==> flow/design.v <==
module SR_CONV_CHANNEL (
    input clk,
    input rst_n,
    input logic [15:0] weight,
    input logic [15:0] bias,
    input  logic [15:0] in_data,
    input in_valid,
    output logic [15:0] out_data,
    output logic out_valid
);
logic out_valid_n;
logic [15:0] out_data_n;
logic signed[24:0] mul,mul_n;
logic signed[24:0] sum[0:21],sum_n[0:21];
logic signed [23:0] bias_extended;
logic signed[15:0] in_data_reg, bias_reg, weight_reg;
logic [7:0] in_count, in_count_n;
logic [8:0] row_count, row_count_n;
logic [8:0] col_count_8, col_count_8_n;
logic [8:0] channel_count, channel_count_n;
logic signed[24:0] out_temp[0:1], out_temp_n[0:1];
logic start_out, start_out_n, has_start_out, has_start_out_n;
logic start_turn[1:0], start_turn_n[1:0];
logic start_in,start_in_n; 
assign bias_extended = {bias_reg,8'b0};
assign mul_n = in_data_reg * weight_reg;
always_comb begin           
    in_count_n = in_count;
    col_count_8_n = col_count_8;
    row_count_n = row_count;
    channel_count_n = channel_count;
    if(start_in)begin
        if(channel_count == 63)begin
            channel_count_n = 0;
            in_count_n = in_count + 1;
            if(in_count == 7)begin
                in_count_n = 0;
                col_count_8_n = col_count_8 + 1;
                if(col_count_8 == 21)begin
                    col_count_8_n = 0;
                    row_count_n = row_count + 1;
                    if(row_count == 7)begin
                        row_count_n = 0;
                    end
                end
            end
        end else begin
            channel_count_n = channel_count + 1;
        end
    end
end
assign out_temp_n[1] = sum[0] + bias_extended;
always_comb begin
    out_data_n = out_temp[1]>>>8;
    if(out_temp[1][7])begin
        if(out_temp[1][6:0] || out_temp[1][8])begin
            out_data_n = (out_temp[1]>>>8) + 1;
        end
    end
end
assign out_valid_n = start_out;
assign start_in_n = (in_valid)? 1:start_in;
always_comb begin
    out_temp_n[0] = out_temp[0];
    start_out_n = start_out;
    has_start_out_n = has_start_out;
    for(int i = 0; i <= 21; i = i + 1)begin
        sum_n[i] = sum[i];
    end
    if(start_turn[1])begin
        if(row_count == 7)begin
            out_temp_n[0] = sum[0] + mul;
            for(int i = 0; i < 21; i = i + 1)begin
                sum_n[i] = sum[i+1];
            end
            sum_n[0] = sum[1] + mul;
            if(col_count_8 == 0)begin
                start_out_n = 0;
                sum_n[21] = sum[0];
            end else begin
                start_out_n = 1;
                sum_n[21] = 0;
                has_start_out_n = 1;
            end
        end else begin
            for(int i = 0; i < 21; i = i + 1)begin
                sum_n[i] = sum[i+1];
            end
            sum_n[21] = sum[0];
            sum_n[0] = sum[1] + mul;
            start_out_n = 0;
            if(row_count == 0 && col_count_8 == 0 && has_start_out)begin
                start_out_n = 1;
                sum_n[21] = 0;
            end
        end
    end else begin
        sum_n[0] = sum[0] + mul;
        start_out_n = 0;
    end
end
assign start_turn_n[1] = start_turn[0];
always_comb begin
    start_turn_n[0] = 0;
    if(in_count == 7 && channel_count == 63)begin
        start_turn_n[0] = 1;
    end 
end
always_ff @(posedge clk or negedge rst_n)begin
    if(!rst_n)begin
        out_data <= 0;
        in_data_reg <= 0;
        bias_reg <= 0;
        weight_reg <= 0;
        mul <= 0;
        in_count <= 0;
        col_count_8 <= 0;
        row_count <= 0;
        channel_count <= 0;
        out_temp[0] <= 0;
        out_temp[1] <= 0;
        out_valid <= 0;
        start_out <= 0;
        start_turn[0] <= 0;
        start_turn[1] <= 0;
        has_start_out <= 0;
        start_in <= 0;
        for(int i = 0; i <= 21; i = i + 1)begin
            sum[i] <= 0;
        end
    end else begin
        out_data <= out_data_n;
        in_data_reg <= in_data;
        bias_reg <= bias;
        weight_reg <= weight;
        mul <= mul_n;
        in_count <= in_count_n;
        col_count_8 <= col_count_8_n;
        row_count <= row_count_n;
        channel_count <= channel_count_n;
        out_temp[0] <= out_temp_n[0];
        out_temp[1] <= out_temp_n[1];
        out_valid <= out_valid_n;
        start_out <= start_out_n;
        start_turn[0] <= start_turn_n[0];
        start_turn[1] <= start_turn_n[1];
        has_start_out <= has_start_out_n;
        start_in <= start_in_n;
        for(int i = 0; i <= 21; i = i + 1)begin
            sum[i] <= sum_n[i];
        end
    end
end
endmodule
* Tool chain data of SR_CONV_CHANNEL
The steps from the RTL of SR_CONV_CHANNEL to its reports follow in flow order. Line numbers count from 1 in the design file above. Library cell names are shortened. A cell with - has no value.
Inputs: design top SR_CONV_CHANNEL, clock clk, cell library sky130hd, corner tt_025C_1v80

* After elaboration
Yosys after proc, flatten, opt, wreduce and memory -nomap, before mapping. Enables and synchronous resets that opt folds into registers are not counted as muxes. Print and check cells are not counted. Equal cells are merged and count once.
Storage and ports: cells after elaboration 77, register bits 704, output and inout bits 17
Operators by class: add/sub/neg operators 8, multipliers 1, bitwise operators 1, reductions and logical operators 10, mux-type cells 15, equal/unequal tests 4
Operators with widths (number):
- multiplier 16 x 16 -> 25 bit | 1
- two-way mux 25 bit | 4
- adder 25 bit | 2
- two-way mux 16 bit | 2
- adder 9 x 1 -> 9 bit (second input constant) | 3
- two-way mux 9 bit | 3
- adder 24 bit | 1
- logical NOT 9 bit | 2
- adder 16 x 2 -> 16 bit (second input constant) | 1
- equality test 9 x 3 -> 1 bit (second input constant) | 1
- equality test 9 x 5 -> 1 bit (second input constant) | 1
- equality test 9 x 6 -> 1 bit (second input constant) | 1
- adder 8 x 1 -> 8 bit (second input constant) | 1
- equality test 8 x 3 -> 1 bit (second input constant) | 1
- two-way mux 8 bit | 1
- logical OR 7 x 1 -> 1 bit | 1
- AND reduction 3 bit | 2
- two-way mux 1 bit | 5
- AND reduction 4 bit | 1
- logical AND 1 bit | 3
- AND reduction 2 bit | 1
- NOT 1 bit | 1

* Logic depth
Longest topological path by Yosys (ltp), each cell counted once; first at word level (registers and memories cut), then after technology mapping (sequential cells cut; the memories' decode and read muxes count).
Logic depth: word-level depth 6, ABC_AREA 0, depth in mapped cells 22

* After synthesis
Source: synth_stat.txt of the flow (Yosys; design flattened, memories mapped). It holds for the ABC_AREA given above (unset counts as 0); a run with the other value may have another netlist. Totals and module areas in this step are rounded.
Cell types:
- dfrtp_1 | number 681, area in all 1.7E+04 um2
- mux2_2 | number 502, area in all 5.65E+03 um2
- fa_1 | number 189, area in all 3.78E+03 um2
- ha_1 | number 119, area in all 1.49E+03 um2
- inv_1 | number 290, area in all 1.09E+03 um2
- and2_1 | number 121, area in all 756.976 um2
- xnor2_1 | number 84, area in all 735.706 um2
- nand2_1 | number 172, area in all 645.619 um2
- clkbuf_1 | number 93, area in all 349.085 um2
- nor2_1 | number 55, area in all 206.448 um2
- a21oi_1 | number 39, area in all 195.187 um2
- xor2_1 | number 22, area in all 192.685 um2
- nand3_1 | number 32, area in all 160.154 um2
- o22ai_1 | number 25, area in all 156.4 um2
- o21ai_0 | number 31, area in all 155.149 um2
- a21o_1 | number 16, area in all 120.115 um2
- nand4_1 | number 16, area in all 100.096 um2
- and3_1 | number 11, area in all 68.816 um2
Not listed: further types 52, cells in them 142.
Mapped netlist: sequential area 0.017 mm2, cells in the netlist 2640, buffers 100, chip area (Yosys) 0.0339 mm2, flip-flops 681

* Path before layout
OpenSTA on the mapped netlist: ideal clock, no wires. The path of least setup slack (recovery checks aside). Input and output delay are each 20% of the period. Register names are those of the netlist, which keeps one name where synthesis merged equal registers.
Path after synthesis: path kind flip-flop to flip-flop, start register weight_reg[1], end register mul[22], stages 20, arrival time 5689 ps, path delay 5769 ps, data required time 5900 ps, path slack 211 ps, clock period 5980 ps, library setup time 80 ps, synthesis period reached 5769 ps
"path delay" is the arrival time less input delay plus setup time. "stages": output pins that drive a net of the path, with the launching flip-flop's if there is one; two outputs of one cell count as two. "synthesis period reached" is the clock period less the worst setup slack; recovery checks do not enter. This is arithmetic on one report: input and output delays are still those of the set period (20% each). Between the ends stands the longest chain of elaborated cells between them, by number of cells; it is not shown to be the way that was timed. Of several equally long chains one is given. Each line given opens the expression or statement behind the cell; cells for indexed reads and writes are added by Yosys, which also makes memories of some case tables.
Between the ends, after synthesis: cells stage by stage dfrtp_1 > clkbuf_1 > nand2_1 > fa_1 > fa_1 > inv_1 > fa_1 > inv_1 > fa_1 > fa_1 > fa_1 > inv_1 > ha_1 > nand2_1 > o221ai_1 > a32o_2 > or4_4 > or3_1 > o211ai_2 > xnor2_1, length of the longest elaborated chain 1, elaborated cells between the ends (all ways) 1, RTL lines with such cells 1, those cells by class mul (1)
Ends and longest elaborated chain, after synthesis:
- start: declaration | RTL line 16 | logic signed[15:0] in_data_reg, bias_reg, weight_reg;
- start: assignment | RTL line 114 | weight_reg <= 0;
- start: assignment | RTL line 135 | weight_reg <= weight;
- multiplier 16 x 16 -> 25 bit | RTL line 26 | assign mul_n = in_data_reg * weight_reg;
- end: assignment | RTL line 115 | mul <= 0;
- end: assignment | RTL line 136 | mul <= mul_n;
- end: declaration | RTL line 13 | logic signed[24:0] mul,mul_n;

* Worst path after layout
Path of least setup slack in the final report of flow run 1 (OpenROAD, finished layout, wires in). Where an end is a register, its clock arrival counts in the times. The report prints the path's times to 10 ps; the period is as set.
Path post-layout: path kind flip-flop to flip-flop, start register weight_reg[4], end register mul[22], stages 21, library setup time 80 ps, path slack 20 ps, arrival time 6210 ps, data required time 6230 ps, clock period 5680 ps
Between the ends stands the longest chain of elaborated cells between them, by number of cells; it is not shown to be the way that was timed. Of several equally long chains one is given.
Between the ends, post-layout: cells stage by stage dfrtp_2 > buf_12 > and2_4 > fa_1 > inv_1 > fa_1 > fa_1 > inv_1 > fa_1 > fa_1 > inv_1 > fa_1 > inv_2 > ha_4 > a21oi_4 > o221ai_2 > a32o_2 > or4_4 > or3_4 > o211ai_2 > xnor2_1, length of the longest elaborated chain 1, elaborated cells between the ends (all ways) 1, RTL lines with such cells 1, those cells by class mul (1)
Ends and longest elaborated chain, post-layout:
- start: declaration | RTL line 16 | logic signed[15:0] in_data_reg, bias_reg, weight_reg;
- start: assignment | RTL line 114 | weight_reg <= 0;
- start: assignment | RTL line 135 | weight_reg <= weight;
- multiplier 16 x 16 -> 25 bit | RTL line 26 | assign mul_n = in_data_reg * weight_reg;
- end: assignment | RTL line 115 | mul <= 0;
- end: assignment | RTL line 136 | mul <= mul_n;
- end: declaration | RTL line 13 | logic signed[24:0] mul,mul_n;

Hand-over note for SR_CONV_CHANNEL

Settings and measured results of 2 stored flow runs for module SR_CONV_CHANNEL (sky130hd), not sorted in any way. The constraints put input and output delay at 20% of the set period each and load the outputs with 0.01 pF.
"clock period achieved" means the clock period less the worst setup slack. The figure is calculated, with input and output delays left at 20% of the set period.
By "time of the worst setup path" is meant the share of the clock period that the worst setup path is allowed (20% is reserved at inputs, 20% at outputs), minus its slack. Clock arrival times at its registers enter into it.
"total power of the final layout" rests on the timing tool's default activity at the inputs, not on a simulated workload.
"time of the worst setup path" is known to 10 ps.
The measured numbers are rounded.

* Flow run 1 | settings: period_ns 5.68; CORE_UTILIZATION 26; CELL_PAD_IN_SITES_GLOBAL_PLACEMENT 1; GPL_ROUTABILITY_DRIVEN 1; CTS_CLUSTER_DIAMETER 150; MIN_ROUTING_LAYER met1; CAP_MARGIN 20; CORE_MARGIN 2; SLEW_MARGIN 20 | results: time of the worst setup path 5,660 ps; worst path kind flip-flop to flip-flop; worst hold slack in the final report 356 ps; clock period achieved 5,665 ps; standard-cell area after layout 0.0403 mm2; post-route setup TNS 0 ps; utilization 0.311; chip area in the Yosys report 0.0339 mm2; total power of the final layout 21.6 mW; total die area 0.133 mm2; worst setup slack after layout 15 ps
* Flow run 2 | settings: period_ns 10.4; CORE_UTILIZATION 42; PLACE_DENSITY 0.94; CORE_ASPECT_RATIO 1.62; CORE_MARGIN 5; CTS_CLUSTER_SIZE 78; CTS_CLUSTER_DIAMETER 326; SLEW_MARGIN 5; MAX_ROUTING_LAYER met4; CAP_MARGIN 20 | results: time of the worst setup path 6,150 ps; worst path kind flip-flop to flip-flop; worst hold slack in the final report 406 ps; clock period achieved 6,155 ps; standard-cell area after layout 0.0361 mm2; post-route setup TNS 0 ps; utilization 0.45; chip area in the Yosys report 0.0339 mm2; total power of the final layout 8.79 mW; total die area 0.0867 mm2; worst setup slack after layout 4,250 ps

End of note.
