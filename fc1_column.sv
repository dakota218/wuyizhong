==> flow/design.v <==
module fc1_column (
    input clk,
    input rst_n,
    input out_valid,
    input logic signed [8:0] weight,
    input  logic signed [9:0] in_data,
    input  logic signed[10:0] bias,
    input logic [6:0] in_count,
    output logic signed [24:0] sum
);
logic signed[18:0] mul_reg, mul;
logic signed[24:0] sum_n;
logic signed [18:0] bias_extended;
logic signed [9:0] in_data_reg; 
logic signed [8:0] weight_reg; 
logic signed [10:0] bias_reg;
assign bias_extended = {bias_reg, 8'b0} ;
always_comb begin
    if(in_count < 65)begin
        sum_n = sum + mul_reg;
        mul = in_data_reg * weight_reg;
    end else if(in_count == 65)begin
        sum_n = sum + bias_extended; 
        mul = 0;
    end else if(in_count == 66)begin
        sum_n = sum>>>8;
        if(sum[7])begin
            if(sum[6:0] || sum[8])begin
                sum_n = (sum>>>8) + 1;
            end
        end
        mul = 0;
    end else if(in_count == 67)begin
        sum_n = sum;
        mul = 0;
    end else begin
        sum_n = 0;
        mul = 0;
    end
end
always_ff @(posedge clk or negedge rst_n)begin
    if(!rst_n)begin
        mul_reg <= 0;
        sum <= 0;
        in_data_reg <= 0;
        weight_reg <= 0;
        bias_reg <= 0;
    end else begin
        mul_reg <= mul;
        sum <= sum_n;
        in_data_reg <= in_data;
        weight_reg <= weight;
        bias_reg <= bias;
    end
end
endmodule
* Tool chain data of fc1_column
What the tools print for fc1_column, step after step. Lines are those of the file above, counted from 1. Library cell names are shortened. The mark - stands for no value.
Inputs: top module fc1_column, clock input clk, cell library sky130hd, corner tt_025C_1v80

* Word-level counts
Counts by Yosys on the flattened word-level netlist (proc, flatten, opt, wreduce; memories kept). Register bits leave out memories and registers merged into their read ports (data or address). Print and check cells are left out. Cells with the same type and inputs are merged into one.
Cells by class: $add $sub $neg 3, multiply operators 1, $lt $le $gt $ge 1, eq/ne operators 6, mux-type cells 7, reduce/logical cells 2
Operators by type and width (number):
- multiplier 10 x 9 -> 19 bit | 1
- two-way mux 25 bit | 6
- adder 25 x 19 -> 25 bit | 2
- == test 7 bit with constant B | 3
- two-way mux 19 bit | 1
- adder 17 x 2 -> 18 bit with constant B | 1
- != test 4 bit with constant B | 2
- logical OR 7 x 1 -> 1 bit | 1
- < comparator 7 bit with constant B | 1
- != test 4 x 3 -> 1 bit with constant B | 1
- AND reduction 3 bit | 1
Bit counts: register bits 74, input bits 40, output and inout port bits 25, word-level cells 26

* Longest topological paths
Yosys ltp: most cells in a row. Word level: on the elaborated netlist, between registers, memories and ports. Mapped: between sequential cells and ports; inverters and the memories' decode and read muxes count.
Depth: depth after elaboration 6, ABC_AREA 1, gate-level depth with buffers 23, mapped depth without buffers 22

* Synthesis result
Source: synth_stat.txt of the flow (Yosys; design flattened, memories mapped). It holds for the ABC_AREA given above (unset counts as 0); a run with the other value may have another netlist. The area totals of this step are shown rounded.
Mapped netlist: cell count 1370, mapped area 9400 µm², sequential part of the area 1900 µm², flip-flop cells 74, buffer cells 26
Cell types:
- dfrtp_1 | number 74, area in all 1.85E+03 µm²
- nand2_1 | number 458, area in all 1.72E+03 µm²
- fa_1 | number 79, area in all 1.58E+03 µm²
- inv_1 | number 281, area in all 1.05E+03 µm²
- ha_1 | number 81, area in all 1.01E+03 µm²
- nand3_1 | number 90, area in all 450.432 µm²
- nor2_1 | number 85, area in all 319.056 µm²
- a21oi_1 | number 50, area in all 250.24 µm²
- nand4_1 | number 26, area in all 162.656 µm²
- nand3b_1 | number 14, area in all 105.101 µm²
- xor2_1 | number 10, area in all 87.584 µm²
- o21ai_0 | number 17, area in all 85.082 µm²
- xnor2_1 | number 8, area in all 70.067 µm²
- clkbuf_1 | number 18, area in all 67.565 µm²
- nor2_4 | number 5, area in all 56.304 µm²
- o211ai_1 | number 7, area in all 52.55 µm²
- and2_1 | number 7, area in all 43.792 µm²
- nor2_2 | number 7, area in all 43.792 µm²
Other cell types: 20; their cells: 53.

* Worst setup path after synthesis
Source: OpenSTA report_checks on the synthesized netlist (no wires, ideal clock, input and output delay 20% of the period each), path of least setup slack; recovery checks are left aside. Register names are those of the netlist, which keeps one name where synthesis merged equal registers.
Timing after synthesis: path kind register to register, from register weight_reg[8], to register mul_reg[11], clock period 7.08 ns, library setup time 0.121 ns, time at the first pin 0.000 ns, arrival 4.484 ns, data required time 6.959 ns, setup slack 2.474 ns, path delay 4.605 ns, driving pins on the path 17, buffers on the path 0, synthesis period reached 4.606 ns
"path delay" = arrival - input delay + setup time. "driving pins on the path": output pins that drive a net of the path, with the launching flip-flop's if there is one; two outputs of one cell count as two. "synthesis period reached" is the clock period less the worst setup slack; recovery checks do not enter. This is arithmetic on one report: input and output delays are still those of the set period (20% each). The rows between start and end are the longest chain of elaborated cells between them; the timing report does not say that the signal goes this way. Where chains are equally long, one stands for them. A line is the first line of the expression or statement that the cell stems from. Yosys adds cells for indexed reads and writes and turns some case tables into memories.
Between the ends, after synthesis: path through dfrtp_1 clkinv_1 or2_2 fa_1 fa_1 inv_1 fa_1 fa_1 fa_1 ha_1 a21oi_1 nand2_1 nand2_1 nand2_1 a21oi_1 xor2_1 nor2_1, length of the longest elaborated chain 2, elaborated cells between the ends (all ways) 2, source lines of those cells 2, those cells by class 1 x mul; 1 x mux
Ends and longest elaborated chain, after synthesis:
- from (decl) | line 15 | logic signed [8:0] weight_reg;
- from (assign) | line 46 | weight_reg <= 0;
- from (assign) | line 52 | weight_reg <= weight;
- multiplier 10 x 9 -> 19 bit | line 21 | mul = in_data_reg * weight_reg;
- two-way mux 19 bit | line 19 | if(in_count < 65)begin
- to (assign) | line 43 | mul_reg <= 0;
- to (assign) | line 49 | mul_reg <= mul;
- to (decl) | line 11 | logic signed[18:0] mul_reg, mul;

* Path in the finished layout
Path of least setup slack in the final report of stored run 1 (OpenROAD, finished layout, wires in). Where an end is a register, its clock arrival counts in the times.
Timing after layout: path kind register to register, from register in_data_reg[0], to register mul_reg[11], clock period 3.96 ns, library setup time 0.14 ns, time at the first pin 0.35 ns, arrival 4.53 ns, data required time 4.18 ns, setup slack -0.36 ns, driving pins on the path 17, buffers on the path 1
The rows between start and end are the longest chain of elaborated cells between them; the timing report does not say that the signal goes this way. Where chains are equally long, one stands for them.
Between the ends, after layout: path through dfrtp_1 or2_4 fa_1 fa_1 inv_1 fa_1 fa_1 fa_1 ha_4 buf_4 a21oi_2 nand2_4 nand2_2 nand2_2 a21oi_2 xor2_1 nor2_1, length of the longest elaborated chain 2, elaborated cells between the ends (all ways) 2, source lines of those cells 2, those cells by class 1 x mul; 1 x mux
Ends and longest elaborated chain, after layout:
- from (decl) | line 14 | logic signed [9:0] in_data_reg;
- from (assign) | line 45 | in_data_reg <= 0;
- from (assign) | line 51 | in_data_reg <= in_data;
- multiplier 10 x 9 -> 19 bit | line 21 | mul = in_data_reg * weight_reg;
- two-way mux 19 bit | line 19 | if(in_count < 65)begin
- to (assign) | line 43 | mul_reg <= 0;
- to (assign) | line 49 | mul_reg <= mul;
- to (decl) | line 11 | logic signed[18:0] mul_reg, mul;

Module fc1_column, platform sky130hd: 2 stored runs of the flow (Yosys, OpenROAD) with differing settings, in no particular order. Input and output delays are each 20% of the period that was set; the output load is 0.01 pF.
"overall power" is the tool's figure for a default switching activity; nothing was simulated.
The measured numbers are rounded.

* Stored run 1 | settings: period_ns 3.96; CORE_UTILIZATION 31; SETUP_SLACK_MARGIN 1.15; PLACE_DENSITY_LB_ADDON 0.12; CORE_ASPECT_RATIO 1.42; CORE_MARGIN 2; TNS_END_PERCENT 45; ABC_AREA 1; GPL_TIMING_DRIVEN 1; GPL_ROUTABILITY_DRIVEN 1; SLEW_MARGIN 30; CAP_MARGIN 20 | results: netlist area reported by Yosys 9400 µm²; overall power 8800 µW; area of the die 32000 µm²; smallest setup slack -0.36 ns; setup TNS -2.6 ns; final utilization 0.4
* Stored run 2 | settings: period_ns 9.05; CORE_UTILIZATION 57; SETUP_SLACK_MARGIN 0.15; PLACE_DENSITY_LB_ADDON 0.05; CELL_PAD_IN_SITES_GLOBAL_PLACEMENT 2; CELL_PAD_IN_SITES_DETAIL_PLACEMENT 0; CTS_CLUSTER_SIZE 37; MAX_ROUTING_LAYER met4; CAP_MARGIN 20; CORE_MARGIN 2; SLEW_MARGIN 20 | not finished: placement ended with error FLW-0024
