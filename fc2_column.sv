==> flow/design.v <==
module fc2_column (
    input clk,
    input rst_n,
    input out_valid,
    input logic signed [7:0] weight,
    input  logic signed [10:0] in_data,
    input  logic signed [7:0] bias,
    input logic [8:0] in_count,
    output logic signed [24:0] sum
);
logic signed[17:0] mul_reg, mul;
logic signed[24:0] sum_n;
logic signed [15:0] bias_extended;
logic signed [10:0] in_data_reg;
logic signed [7:0] weight_reg;
logic signed [7:0] bias_reg;
logic signed [23:0] sum_first, sum_first_n;
assign bias_extended = {bias_reg, 8'b0} ;
always_comb begin
    mul = in_data_reg * weight_reg;
    sum_n = sum;
    if(in_count < 257)begin
        if(in_count == 5 && sum_first)begin
            sum_n = sum_first + mul_reg;
        end else begin
            sum_n = sum + mul_reg;
        end
    end else if(in_count == 257)begin
        sum_n = sum + bias_extended; 
    end else if(in_count == 258)begin
        sum_n = sum>>>8;
        if(sum[7])begin
            if(sum[6:0] || sum[8])begin
                sum_n = (sum>>>8) + 1;
            end
        end
    end else if(in_count == 259)begin
        sum_n = sum;
    end else begin
        sum_n = 0;
    end
end
always_comb begin
    sum_first_n = 0;
    if(in_count >= 257)begin
        sum_first_n = sum_first + mul_reg;
    end
end
always_ff @(posedge clk or negedge rst_n)begin
    if(!rst_n)begin
        mul_reg <= 0;
        sum <= 0;
        in_data_reg <= 0;
        weight_reg <= 0;
        bias_reg <= 0;
        sum_first <= 0;
    end else begin
        mul_reg <= mul;
        sum <= sum_n;
        in_data_reg <= in_data;
        weight_reg <= weight;
        bias_reg <= bias;
        sum_first <= sum_first_n;
    end
end
endmodule
# From RTL to reports: fc2_column
# The steps from the RTL of fc2_column to its reports follow in flow order.
# Line numbers count from 1 in the design file above.
# Library cell names are shortened.
# Not given: -
[inputs]
design = "fc2_column"
clock_port = "clk"
lib = "sky130hd"
pvt_corner = "tt_025C_1v80"

# Elaborated design
# Source: Yosys, flattened and elaborated, memories not mapped. Widths are those after wreduce. Registers that Yosys merges into a memory's read port (data or address) are not register bits. Print and check cells do not count.
[op_classes]
add_sub_neg = 5
mul = 1
n_div = 0
compare = 2
n_eq = 7
n_shift = 0
muxes = 8
bitwise = 0
reduce_logical = 3
[op_table]
columns = ["cell", "n"]
rows = [
  ["two-way mux 25 bit", 7],
  ["multiplier 11 x 8 -> 18 bit", 1],
  ["equality test 9 bit (second input constant)", 3],
  ["adder 24 x 18 -> 25 bit", 1],
  ["adder 25 x 16 -> 25 bit", 1],
  ["adder 25 x 18 -> 25 bit", 1],
  ["logical AND 1 x 24 -> 1 bit", 1],
  ["adder 24 x 18 -> 24 bit", 1],
  ["two-way mux 24 bit", 1],
  ["adder 17 x 2 -> 18 bit (second input constant)", 1],
  ["equality test 9 x 3 -> 1 bit (second input constant)", 1],
  ["greater-or-equal comparator 9 bit (second input constant)", 1],
  ["< comparator 9 bit (second input constant)", 1],
  ["!= test 4 bit (second input constant)", 2],
  ["logical OR 7 x 1 -> 1 bit", 1],
  ["!= test 4 x 3 -> 1 bit (second input constant)", 1],
  ["AND reduction 3 bit", 1],
]
[word_totals]
reg_bits = 94
latch_bits = 0
ramBits = 0
mem_bits_ro = 0
clocked_rd_ports_x_width = 0
memories = 0
in_bits = 39
out_inout_bits = 25
elab_cells = 33

# Logic depth
# Yosys ltp: most cells in a row. Word level: on the elaborated netlist, between registers, memories and ports. Mapped: between sequential cells and ports; inverters and the memories' decode and read muxes count.
[logic_depth]
word_depth = 6
ABC_AREA = 0
ltp_mapped = 19
depth_no_buf = 18

# After synthesis
# Yosys stat after the flow's synthesis: flattened, memories mapped to cells. It holds for the ABC_AREA given above (unset counts as 0); a run with the other value may have another netlist.
[synth_totals]
cells = 1075
synth_area_mm2 = 0.0098945
sequential_area_mm2 = 0.0023523
ffs = 94
n_buf = 29
[by_type]
columns = ["cell", "n", "area_total_um2"]
rows = [
  ["dfrtp_1", 94, 2.35E+03],
  ["fa_1", 73, 1.46E+03],
  ["ha_1", 97, 1.21E+03],
  ["inv_1", 124, 465.446],
  ["xnor2_1", 52, 455.437],
  ["and2_1", 53, 331.568],
  ["nor2_1", 80, 300.288],
  ["xor2_1", 34, 297.786],
  ["mux2_2", 24, 270.259],
  ["nand2_1", 72, 270.259],
  ["a21oi_1", 49, 245.235],
  ["a21o_1", 27, 202.694],
  ["o21ai_0", 27, 135.13],
  ["nand3_1", 23, 115.11],
  ["o21a_1", 14, 105.101],
  ["and3_1", 16, 100.096],
  ["nand2b_1", 16, 100.096],
  ["a211oi_1", 13, 97.594],
]
# Not listed: further types 54, cells in them 187.

# Timing after synthesis
# Path of least setup slack by OpenSTA after synthesis, without wires, with an ideal clock, recovery checks aside; 20% of the period is set as input and as output delay. Where synthesis merged equal registers, the netlist keeps one of their names.
[synth_path]
path_type = "input-to-reg"
from = "input in_count[3]"
to = "register sum[23]"
period_ns = 6.45
in_delay_ns = 1.290
setup_time_ns = 0.126
launch_ns = 1.290
t_arrival_ns = 4.402
t_required_ns = 6.324
slack_ns = 1.922
delay_ns = 3.238
stages = 15
path_buffers = 1
synth_period_reached_ns = 4.528
# "delay_ns" = arrival - input delay + setup time.
# "stages": output pins that drive a net of the path, with the launching flip-flop's if there is one; two outputs of one cell count as two.
# "synth_period_reached_ns" is the clock period less the worst setup slack; recovery checks do not enter. This is arithmetic on one report: input and output delays are still those of the set period (20% each).
# The rows between start and end are the longest chain of elaborated cells between them; the timing report does not say that the signal goes this way. Where chains are equally long, one stands for them.
# Each line given opens the expression or statement behind the cell; cells for indexed reads and writes are added by Yosys, which also makes memories of some case tables.
[synth_between]
cell_sequence = "nor3_1 > nand2_1 > nor4_1 > o21ai_2 > clkbuf_1 > mux2_2 > ha_1 > and3_1 > and3_1 > o21ba_1 > a211o_1 > o211ai_1 > nand3_1 > nor3b_1 > o32a_1"
elab_chain_cells = 5
cone_cells = 12
cone_lines = 5
cone_classes = "compare: 1; eq/ne: 5; mux: 5; reduce/logical: 1"
[synth_rtl]
columns = ["item", "line_no", "source"]
rows = [
  ["from (decl)", 8, "input logic [8:0] in_count,"],
  ["equality test 9 bit", 37, "end else if(in_count == 259)begin"],
  ["two-way mux 25 bit", 37, ""],
  ["two-way mux 25 bit", 30, "end else if(in_count == 258)begin"],
  ["two-way mux 25 bit", 28, "end else if(in_count == 257)begin"],
  ["two-way mux 25 bit", 22, "if(in_count < 257)begin"],
  ["to (assign)", 52, "sum <= 0;"],
  ["to (assign)", 59, "sum <= sum_n;"],
  ["to (decl)", 9, "output logic signed [24:0] sum"],
]

# Timing after layout
# From the final timing report of flow run 1: the path of least setup slack in the routed layout; clock arrival at registers is part of the times.
[layout_path]
path_type = "reg-to-reg"
from = "register weight_reg[2]"
to = "register mul_reg[16]"
period_ns = 5.1
setup_time_ns = 0.07
launch_ns = 0.37
t_arrival_ns = 5.10
t_required_ns = 5.39
slack_ns = 0.29
stages = 18
path_buffers = 0
# The rows between start and end are the longest chain of elaborated cells between them; the timing report does not say that the signal goes this way. Where chains are equally long, one stands for them.
[layout_between]
cell_sequence = "dfrtp_1 > nand2_1 > fa_1 > inv_1 > fa_1 > inv_1 > fa_1 > fa_1 > inv_1 > ha_1 > nor2b_1 > o21ai_0 > a21boi_1 > o21ai_0 > a21oi_1 > a41o_1 > o41ai_1 > xnor2_1"
elab_chain_cells = 1
cone_cells = 1
cone_lines = 1
cone_classes = "mul: 1"
[layout_rtl]
columns = ["item", "line_no", "source"]
rows = [
  ["from (decl)", 15, "logic signed [7:0] weight_reg;"],
  ["from (assign)", 54, "weight_reg <= 0;"],
  ["from (assign)", 61, "weight_reg <= weight;"],
  ["multiplier 11 x 8 -> 18 bit", 20, "mul = in_data_reg * weight_reg;"],
  ["to (assign)", 51, "mul_reg <= 0;"],
  ["to (assign)", 58, "mul_reg <= mul;"],
  ["to (decl)", 11, "logic signed[17:0] mul_reg, mul;"],
]

# Flow measurements of fc2_column on sky130hd: 2 stored runs with different settings, listed in no order. Input and output delays are each 20% of the period that was set; the output load is 0.01 pF.
# "clock_period_reached_ns" is the run's clock period less its worst setup slack. It is reckoned from that one timing run; input and output delays stay at 20% of the period that was set.
# "worst_path_time_ns": the worst setup path's part of the clock period (all of it between registers, 20% less for each end at a port) less its slack. A launch clock that arrives late makes it longer, a capture clock that arrives late makes it shorter.
# By "totalPower_uw" is meant OpenSTA's value without simulated activity: inputs other than the clock are taken to toggle once in ten clock periods, and the tool carries that through the logic.

[[run]]
name = "flow run 1"
[run.settings]
period_ns = 5.1
CORE_UTILIZATION = 38
PLACE_DENSITY_LB_ADDON = 0.11
HOLD_SLACK_MARGIN = 0.15
CORE_ASPECT_RATIO = 1.23
CELL_PAD_IN_SITES_DETAIL_PLACEMENT = 2
CTS_CLUSTER_SIZE = 88
CTS_CLUSTER_DIAMETER = 108
CAP_MARGIN = 20
CORE_MARGIN = 2
SLEW_MARGIN = 20
[run.results]
fin_tns_ns = 0.000
worst_setup_slack_ns = 0.294
yosys.chip_area_mm2 = 0.0098945
clock_period_reached_ns = 4.806
dieArea_mm2 = 0.0273516
totalPower_uw = 7108
cell_area_final_mm2 = 0.011491
finalUtil_pct = 44.9
worst_path_time_ns = 4.81
worstPathKind = "reg-to-reg"

[[run]]
name = "flow run 2"
[run.settings]
period_ns = 3.96
CORE_UTILIZATION = 23
TNS_END_PERCENT = 65
ABC_AREA = 0
GPL_ROUTABILITY_DRIVEN = 1
SLEW_MARGIN = 5
MAX_ROUTING_LAYER = "met4"
CAP_MARGIN = 20
CORE_MARGIN = 2
[run.results]
fin_tns_ns = -0.733
worst_setup_slack_ns = -0.239
yosys.chip_area_mm2 = 0.0098945
clock_period_reached_ns = 4.199
dieArea_mm2 = 0.0446942
totalPower_uw = 10595
cell_area_final_mm2 = 0.0135405
finalUtil_pct = 32.1
worst_path_time_ns = 4.20
worstPathKind = "reg-to-reg"
